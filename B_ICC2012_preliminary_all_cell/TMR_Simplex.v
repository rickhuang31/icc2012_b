==> flow/design.v <==
`timescale 1ns/100ps
module TMR_Simplex
    #(
         parameter DATA_LEN=8
     )
     (data_out,TMR_error,dataA_in,dataB_in,dataC_in,A_error_ctrl,B_error_ctrl,C_error_ctrl,clk,reset);
    input [DATA_LEN-1:0]dataA_in,dataB_in,dataC_in;
    input A_error_ctrl,B_error_ctrl,C_error_ctrl;
    input clk,reset;
    output [DATA_LEN-1:0]data_out;
    output reg TMR_error;
    wire [DATA_LEN-1:0]_A,_B,_C;
    reg A_fault,B_fault,C_fault;
    wire simplex_mode;
    assign _A=(A_error_ctrl)? ~dataA_in : dataA_in;
    assign _B=(B_error_ctrl)? ~dataB_in : dataB_in;
    assign _C=(C_error_ctrl)? ~dataC_in : dataC_in;
    assign simplex_mode=A_fault|B_fault|C_fault;
    assign data_out=(_A&_B)|(_B&_C)|(_A&_C);
    always@(posedge clk or posedge reset) begin
        if(reset) begin
            A_fault   <= 1'b0;
            B_fault   <= 1'b0;
            C_fault   <= 1'b0;
            TMR_error <= 1'b0;
        end
        else begin
            A_fault   <= ((_A!=_B)&&(_A != _C)) ? 1'b1 : A_fault;
            B_fault   <= ((_A!=_B)&&(_B != _C)) ? 1'b1 : B_fault;
            C_fault   <= ((_C!=_B)&&(_A != _C)) ? 1'b1 : C_fault;
            TMR_error <= A_fault&(_B!=_C)|B_fault&(_A!=_C)|C_fault&(_A!=_B);
        end
    end
endmodule
# From RTL to reports: TMR_Simplex
# Tool output for the design above, in the order of the flow.
# Line numbers count from 1 in the design file above.
# Operators carry their Yosys type and port widths (W data, S select, Z words).
# Cell names lack the library's common part.
# A cell with -- has no value.
# design
design	TMR_Simplex
clk_port	clk
lib	sky130hd
corner	tt_025C_1v80

# Word level
# Yosys after proc, flatten, opt, wreduce and memory -nomap, before mapping. Enables and synchronous resets that opt folds into registers are not counted as muxes. Memory bits, and registers merged into a memory's read port (data or address), are not among the register bits. Print and check cells are not counted.
# bits
inputBits	29
word_cells	27
out_inout_bits	9
register_bits	4
# op_classes
reduce_and_logical	3
logic	13
equal	4
muxes	3
# op_table
op	n
$ne A8 B8 Y1	4
$and A8 B8 Y8	3
$not A8 Y8	3
$mux W8	3
$or A8 B8 Y8	2
$and A1 B1 Y1	3
$logic_and A1 B1 Y1	3
$or A1 B1 Y1	2

# Logic depth
# Yosys ltp: most cells in a row. Word level: on the elaborated netlist, between registers, memories and ports. Mapped: between sequential cells and ports; inverters and the memories' decode and read muxes count.
# logic_depth
ltp_word	6
ABC_AREA	0
depth_mapped	6

# After synthesis
# Source: synth_stat.txt of the flow (Yosys; design flattened, memories mapped). It holds for the ABC_AREA given above (unset counts as 0); a run with the other value may have another netlist.
# Totals and module areas in this step are rounded.
# synth_totals
seq_area_um2	100
mapped_cells	78
ff_cells	4
yosys_area_um2	783
buf_cells	3
# types
type	n	area_total_um2
ha_1	24	300.288
xor2_1	24	210.202
dfrtp_1	4	100.096
or3_1	8	50.048
nor4_1	4	25.024
nor4_2	2	25.024
a21o_2	2	17.517
buf_2	3	15.014
nand2_1	3	11.261
a221o_1	1	10.01
a21boi_0	1	7.507
a21o_1	1	7.507
inv_1	1	3.754

# Path before layout
# OpenSTA on the mapped netlist: ideal clock, no wires. The path of least setup slack (recovery checks aside). Input and output delay are each 20% of the period. Register names are those of the netlist, which keeps one name where synthesis merged equal registers.
# synth_timing
kind	input to register
from	in A_error_ctrl
to	reg TMR_error
clock_period_ns	1.9
path_delay_ns	1.476
launch_ns	0.380
arrival_time_ns	1.730
setup_ns	0.126
required_time_ns	1.774
slack_ns	0.044
path_stages	6
period_less_setup_slack_ns	1.856
# "path_delay_ns" is the arrival time less input delay plus setup time.
# "path_stages" counts driving pins, that of a launching flip-flop among them; a cell with two outputs on the path counts twice.
# "period_less_setup_slack_ns" is the clock period less the worst setup slack; recovery checks do not enter. This is arithmetic on one report: input and output delays are still those of the set period (20% each).
# The rows between start and end are the longest chain of elaborated cells between them; the timing report does not say that the signal goes this way. Where chains are equally long, one stands for them.
# Each line given opens the expression or statement behind the cell; cells for indexed reads and writes are added by Yosys, which also makes memories of some case tables.
# synth_via
cell_sequence	buf_2 > xor2_1 > ha_1 > nor4_2 > nand2_1 > a221o_1
elab_chain_len	5
cone_cells	7
classes_between	2 x eq/ne; 1 x mux; 4 x logic
# synth_lines
element	line_no	source
from (decl)	8	input A_error_ctrl,B_error_ctrl,C_error_ctrl;
$mux W8	15	assign _A=(A_error_ctrl)? ~dataA_in : dataA_in;
$ne A8 B8 Y1	31	TMR_error <= A_fault&(_B!=_C)|B_fault&(_A!=_C)|C_fault&(_A!=_B);
$and A1 B1 Y1	31
$or A1 B1 Y1 x2	31
to (assign)	25	TMR_error <= 1'b0;
to (assign)	31
to (decl)	11	output reg TMR_error;

# Below are 2 stored runs of the flow (Yosys, OpenROAD; platform sky130hd) on TMR_Simplex, each with its settings, unordered. Constraints: input delay and output delay 20% of the set period each, output load 0.01 pF.
# Among the settings, n/a means not set for that run.
stored run	period_ns	CORE_UTILIZATION	SETUP_SLACK_MARGIN	PLACE_DENSITY_LB_ADDON	CORE_ASPECT_RATIO	CORE_MARGIN	GPL_TIMING_DRIVEN	CAP_MARGIN	MAX_ROUTING_LAYER	SLEW_MARGIN	CELL_PAD_IN_SITES_GLOBAL_PLACEMENT	ABC_AREA	GPL_ROUTABILITY_DRIVEN	CTS_CLUSTER_SIZE
run 1	2.45	49	-0.14	0.05	0.57	3	1	20	met5	20	n/a	n/a	n/a	n/a
run 2	2.13	50	n/a	0.14	n/a	2	n/a	20	met4	40	3	0	1	50
# Run 1: incomplete, floorplanning halted on PDN-0185
# Run 2: incomplete, placement halted on FLW-0024
